==> flow/design.v <==
`timescale 1ns / 1ps
module led_Mod(
	input x1,
	input [7:0] switches,
	input bTop,
	input bBottom,
	input bLeft,
	input bRight,
	output [7:0] leds,
	output [3:0] anodes,
	output reg[7:0] SSD
	    );
	wire clock;
	wire stopButton;
	wire anode1;
	wire switch;
	reg [11:0] clockDivider;
	reg [28:0] counter;
	reg [3:0] anodesReg;
	reg [3:0] SSD_REG_OUT;   
	reg [1:0] segMux;
	wire[7:0] a; assign a = 8'b10001000;
	wire[7:0] b; assign b = 8'b10000011;
	wire[7:0] c; assign c = 8'b11000110;
	wire[7:0] d; assign d = 8'b10100001;
	wire[7:0] e; assign e = 8'b10000110;
	wire[7:0] f; assign f = 8'b10001110;
	wire[7:0] num0; assign num0 = 8'b11000000;
	wire[7:0] num1; assign num1 = 8'b11111001;
	wire[7:0] num2; assign num2 = 8'b10100100;
	wire[7:0] num3; assign num3 = 8'b10110000;
	wire[7:0] num4; assign num4 = 8'b10011001;
	wire[7:0] num5; assign num5 = 8'b10010010;
	wire[7:0] num6; assign num6 = 8'b10000010;
	wire[7:0] num7; assign num7 = 8'b11111000;
	wire[7:0] num8; assign num8 = 8'b10000000;
	wire[7:0] num9; assign num9 = 8'b10010000;
	wire[7:0] numA;
	wire[7:0] numB;
	wire[7:0] numC;
	wire[7:0] numD;
	wire[7:0] numE;
	wire[7:0] numF;
	assign numA = a;
	assign numB = b;
	assign numC = c;
	assign numD = d;
	assign numE = e;
	assign numF = f;
	assign clock = x1;
	assign stopButton = bBottom;
	assign leds = counter[28:21];
	initial counter = 0;
	initial anodesReg = 4'b0000;
	initial segMux = 2'b01;
	initial SSD_REG_OUT = 8'b00000000;
	initial clockDivider = 11'b00000000000;
	always@(posedge clock)
	begin
		if(stopButton == 1'b1) 
			begin
				counter <= counter;			
			end
		else 
			begin
				counter <= counter + 1'b1;			
			end
	end
	always @(posedge clock)
	begin
		if(clockDivider == 11'b10011100010)   
			begin
				segMux <= segMux + 1'b1;
				clockDivider <= 11'b00000000000;			
			end
		else 
			begin
				segMux <= segMux;
				clockDivider <= clockDivider + 1'b1;
			end
	end
	always @(posedge clock) 
	begin
		case(segMux)
		2'b00:begin
					anodesReg <= 4'b1110;
					SSD_REG_OUT <= switches[3:0];
			  end
		2'b01:begin
					anodesReg <= 4'b1101;
					SSD_REG_OUT <= switches[7:4];
			  end
		2'b10:begin
					anodesReg <= 4'b1011;		
					SSD_REG_OUT <= switches[3:0];
			  end
		2'b11:begin
					anodesReg <= 4'b0111;
					SSD_REG_OUT <= switches[7:4];
			  end
		endcase
	end
	assign anodes = anodesReg;	
	always @(*) 
	begin
		case(SSD_REG_OUT)
		4'd0:SSD = num0;
		4'd1:SSD = num1;
		4'd2:SSD = num2;
		4'd3:SSD = num3;
		4'd4:SSD = num4;
		4'd5:SSD = num5;
		4'd6:SSD = num6;
		4'd7:SSD = num7;
		4'd8:SSD = num8;
		4'd9:SSD = num9;
		4'd10:SSD = numA;
		4'd11:SSD = numB;
		4'd12:SSD = numC;
		4'd13:SSD = numD;
		4'd14:SSD = numE;
		4'd15:SSD = numF;
		endcase
	end
endmodule
# Step by step through the tools: led_Mod
# The steps from the RTL of led_Mod to its reports follow in flow order.
# Line numbers count from 1 in the design file above.
# Library cell names are shortened.
# The mark n/a stands for no value.
dict set report setup {
  top_module {led_Mod}
  clock {x1}
  lib {sky130hd}
  pvt_corner {tt_025C_1v80}
}

# After elaboration
# Source: Yosys, flattened and elaborated, memories not mapped. Widths are those after wreduce; folded enables and synchronous resets count as part of the registers. Registers that Yosys merges into a memory's read port (data or address) are not register bits. Print and check cells do not count. Equal cells are merged and count once.
# Yosys's memory passes give these memory sizes; they may raise the number of words (mostly to a power of two), join words into wider ones and drop unused or constant bits.
dict set report word_totals {
  ff_bits 51
  romBits 112
  memories 1
  inputBits 13
  out_inout_bits 20
  word_cells 18
}
dict set report classes {
  addsub 3
  n_eq 4
  mux 2
  n_reduce_logical 3
}
# name words word_bits rd wr line_no
set mem_list {}
lappend mem_list {{(no name shown)} 16 7 1 0 106} ;# case(SSD_REG_OUT)
# cell n
set op_table {}
lappend op_table {{29-bit by 1-bit adder with 29-bit output (second input constant)} 1}
lappend op_table {{4-bit case mux with 4-bit select} 1}
lappend op_table {{12-bit by 1-bit adder with 12-bit output (second input constant)} 1}
lappend op_table {{12-bit by 11-bit == test with 1-bit output (second input constant)} 1}
lappend op_table {{4-bit case mux with 2-bit select} 1}
lappend op_table {{2-bit == test (second input constant)} 2}
lappend op_table {{2-bit OR reduction} 2}
lappend op_table {{2-bit by 1-bit adder with 2-bit output (second input constant)} 1}
lappend op_table {{2-bit by 1-bit == test with 1-bit output (second input constant)} 1}
lappend op_table {{2-bit zero test} 1}

# Depth
# Yosys ltp: most cells in a row. Word level: on the elaborated netlist, between registers, memories and ports. Mapped: between sequential cells and ports; inverters and the memories' decode and read muxes count.
dict set report logic_depth {
  word_depth 3
  abc_area 1
  mapped_depth 8
  mapped_depth_nobuf 8
}

# After synthesis
# Yosys stat after the flow's synthesis: flattened, memories mapped to cells. It holds for the ABC_AREA given above (unset counts as 0); a run with the other value may have another netlist.
# Totals and module areas in this step are rounded.
# cell_type n area_total_um2
set by_type {}
lappend by_type {edfxtp_1 31 930.893}
lappend by_type {dfxtp_1 20 400.384}
lappend by_type {nand2_1 102 382.867}
lappend by_type {nor2_1 47 176.419}
lappend by_type {ha_1 14 175.168}
lappend by_type {xor2_1 17 148.893}
lappend by_type {inv_1 39 146.39}
lappend by_type {nand3_1 14 70.067}
lappend by_type {buf_4 9 67.565}
lappend by_type {mux2_2 4 45.043}
lappend by_type {nand3b_1 6 45.043}
lappend by_type {nor2_4 4 45.043}
lappend by_type {xnor2_1 5 43.792}
lappend by_type {nor2_2 5 31.28}
lappend by_type {a21oi_1 6 30.029}
lappend by_type {nand3_2 2 20.019}
lappend by_type {nor3_1 4 20.019}
lappend by_type {o21ai_0 4 20.019}
# Not listed: further types 12, cells in them 14.
dict set report synth_totals {
  cell_count 347
  mapped_area_um2 2900
  seqArea_um2 1300
  ff_cells 51
  buf_cells 9
}

# Worst setup path after synthesis
# Source: OpenSTA report_checks on the synthesized netlist (no wires, ideal clock, input and output delay 20% of the period each), path of least setup slack; recovery checks are left aside. Register names are those of the netlist, which keeps one name where synthesis merged equal registers.
dict set report synth_path {
  path_type {register to output}
  startpoint {register SSD_REG_OUT[1]}
  endpoint {output port SSD[3]}
  clock_period_ps 3450
  out_delay_ps 690
  t_first_pin_ps 0
  arrival_time_ps 1070
  required_time_ps 2760
  path_slack_ps 1690
  delay_ps 1070
  driving_pins 6
  path_buffers 0
  period_less_setup_slack_ps 1760
}
# "delay_ps" = arrival - input delay + setup time.
# At an output port there is no setup time.
# "driving_pins": output pins that drive a net of the path, with the launching flip-flop's if there is one; two outputs of one cell count as two.
# "period_less_setup_slack_ps" = period - worst setup slack (recovery checks aside). The figure is calculated, with input and output delays left at 20% of the set period.
# Between the ends stands the longest chain of elaborated cells between them, by number of cells; it is not shown to be the way that was timed. Of several equally long chains one is given.
# Each line given opens the expression or statement behind the cell; cells for indexed reads and writes are added by Yosys, which also makes memories of some case tables.
# A memory read counts as a cell of the chain, while the word-level depth stops at memories.
# A register here has more assigning lines than the two given.
dict set report synth_between {
  cell_sequence {dfxtp_1 inv_1 ha_1 o21ai_0 nand2_1 o21ai_0}
  elab_chain_len 1
  cells_between 1
  lines_between 1
  classes_between {memory (1)}
}
# element line_no
set synth_lines {}
lappend synth_lines {{from (decl)} 20} ;# reg [3:0] SSD_REG_OUT;
lappend synth_lines {{from (assign)} 87} ;# SSD_REG_OUT <= switches[3:0];
lappend synth_lines {{from (assign)} 91} ;# SSD_REG_OUT <= switches[7:4];
lappend synth_lines {{memory 16 x 7 bit} 106} ;# case(SSD_REG_OUT)
lappend synth_lines {{to (decl)} 11} ;# output reg[7:0] SSD

# Worst path after layout
# Path of least setup slack in the final report of record 1 (OpenROAD, finished layout, wires in). Where an end is a register, its clock arrival counts in the times.
# The report prints the path's times to 10 ps; the period is as set.
dict set report layout_path {
  path_type {register to output}
  startpoint {register SSD_REG_OUT[1]}
  endpoint {output port SSD[3]}
  clock_period_ps 1420
  out_delay_ps 280
  t_first_pin_ps 300
  arrival_time_ps 1410
  required_time_ps 1140
  path_slack_ps -270
  driving_pins 8
  path_buffers 2
}
# Between the ends stands the longest chain of elaborated cells between them, by number of cells; it is not shown to be the way that was timed. Of several equally long chains one is given.
# A memory read counts as a cell of the chain, while the word-level depth stops at memories.
# A register here has more assigning lines than the two given.
dict set report layout_between {
  cell_sequence {dfxtp_2 buf_6 ha_4 nand2_4 inv_2 a21oi_2 o21ai_1 buf_2}
  elab_chain_len 1
  cells_between 1
  lines_between 1
  classes_between {memory (1)}
}
# element line_no
set layout_lines {}
lappend layout_lines {{from (decl)} 20} ;# reg [3:0] SSD_REG_OUT;
lappend layout_lines {{from (assign)} 87} ;# SSD_REG_OUT <= switches[3:0];
lappend layout_lines {{from (assign)} 91} ;# SSD_REG_OUT <= switches[7:4];
lappend layout_lines {{memory 16 x 7 bit} 106} ;# case(SSD_REG_OUT)
lappend layout_lines {{to (decl)} 11} ;# output reg[7:0] SSD

Subject: led_Mod on sky130hd, stored results

Hello all,

Below are 2 stored runs of the flow (Yosys, OpenROAD; platform sky130hd) on led_Mod, each with its settings and what was measured, unordered. Constraints: input delay and output delay 20% of the set period each, output load 0.01 pF.
"achievedPeriod_ps" means the clock period less the worst setup slack. The figure is calculated, with input and output delays left at 20% of the set period.
"worst_path_ps" = time allowed to the worst setup path (clock period - input delay - output delay, where it has them) - its slack; a late launch clock adds to it, a late capture clock takes from it.
By "fin_power_mw" is meant OpenSTA's value without simulated activity: inputs other than the clock are taken to toggle once in ten clock periods, and the tool carries that through the logic.
"worst_path_ps" is given in steps of 10 ps.
The results are shown rounded.

[flow] record 1: files
==> flow/run.sh <==
#!/bin/bash
# the make line also repeats the synthesis and layout settings of config.mk as NAME=value (left out here)
make -C /OpenROAD-flow-scripts/flow DESIGN_CONFIG=/design/flow/config.mk WORK_HOME=/design/flow/orfs CLKGATE_MAP_FILE= finish
==> flow/config.mk <==
export PLATFORM = sky130hd
export DESIGN_NAME = led_Mod
export DESIGN_NICKNAME = led_Mod
export VERILOG_FILES = /design/flow/design.v
export SDC_FILE = /design/flow/constraint.sdc
export NUM_CORES = 4
export LEC_CHECK = 0
export ABC_AREA = 1
export CAP_MARGIN = 20
export CELL_PAD_IN_SITES_DETAIL_PLACEMENT = 1
export CORE_MARGIN = 7
export CORE_UTILIZATION = 42
export MIN_ROUTING_LAYER = met1
export PLACE_DENSITY_LB_ADDON = 0.04
export SETUP_SLACK_MARGIN = -0.04
export SLEW_MARGIN = 20
==> flow/constraint.sdc <==
create_clock -name core_clock -period 1.42 [get_ports {x1}]
set_input_delay 0.2840 -clock core_clock [delete_from_list [all_inputs] [get_ports {x1}]]
set_output_delay 0.2840 -clock core_clock [all_outputs]
set_load 0.01 [all_outputs]

[flow] record 1: metrics
[metrics] worst_path_ps = 1410
[metrics] worst_path_kind = register to output
[metrics] tns_ps = -1700
[metrics] synthArea_um2 = 2900
[metrics] achievedPeriod_ps = 1690
[metrics] util_frac = 0.56
[metrics] finish.stdcell_area_um2 = 3800
[metrics] fin_hold_ws_ps = 490
[metrics] timing.setup.ws_ps = -270
[metrics] dieArea_um2 = 9400
[metrics] fin_power_mw = 3.1

[flow] record 2: files
==> flow/run.sh <==
#!/bin/bash
# the make line also repeats the synthesis and layout settings of config.mk as NAME=value (left out here)
make -C /OpenROAD-flow-scripts/flow DESIGN_CONFIG=/design/flow/config.mk WORK_HOME=/design/flow/orfs CLKGATE_MAP_FILE= finish
==> flow/config.mk <==
export PLATFORM = sky130hd
export DESIGN_NAME = led_Mod
export DESIGN_NICKNAME = led_Mod
export VERILOG_FILES = /design/flow/design.v
export SDC_FILE = /design/flow/constraint.sdc
export NUM_CORES = 4
export LEC_CHECK = 0
export CAP_MARGIN = 20
export CORE_MARGIN = 2
export CORE_UTILIZATION = 40
export SLEW_MARGIN = 20
==> flow/constraint.sdc <==
create_clock -name core_clock -period 3.42 [get_ports {x1}]
set_input_delay 0.6840 -clock core_clock [delete_from_list [all_inputs] [get_ports {x1}]]
set_output_delay 0.6840 -clock core_clock [all_outputs]
set_load 0.01 [all_outputs]

[flow] record 2: metrics
[metrics] fin_hold_ws_ps = 470
[metrics] worst_path_ps = 2210
[metrics] worst_path_kind = register to output
[metrics] util_frac = 0.48
[metrics] dieArea_um2 = 7200
[metrics] timing.setup.ws_ps = 530
[metrics] fin_power_mw = 1.2
[metrics] finish.stdcell_area_um2 = 3000
[metrics] achievedPeriod_ps = 2891
[metrics] tns_ps = 0
[metrics] synthArea_um2 = 2600

Thanks
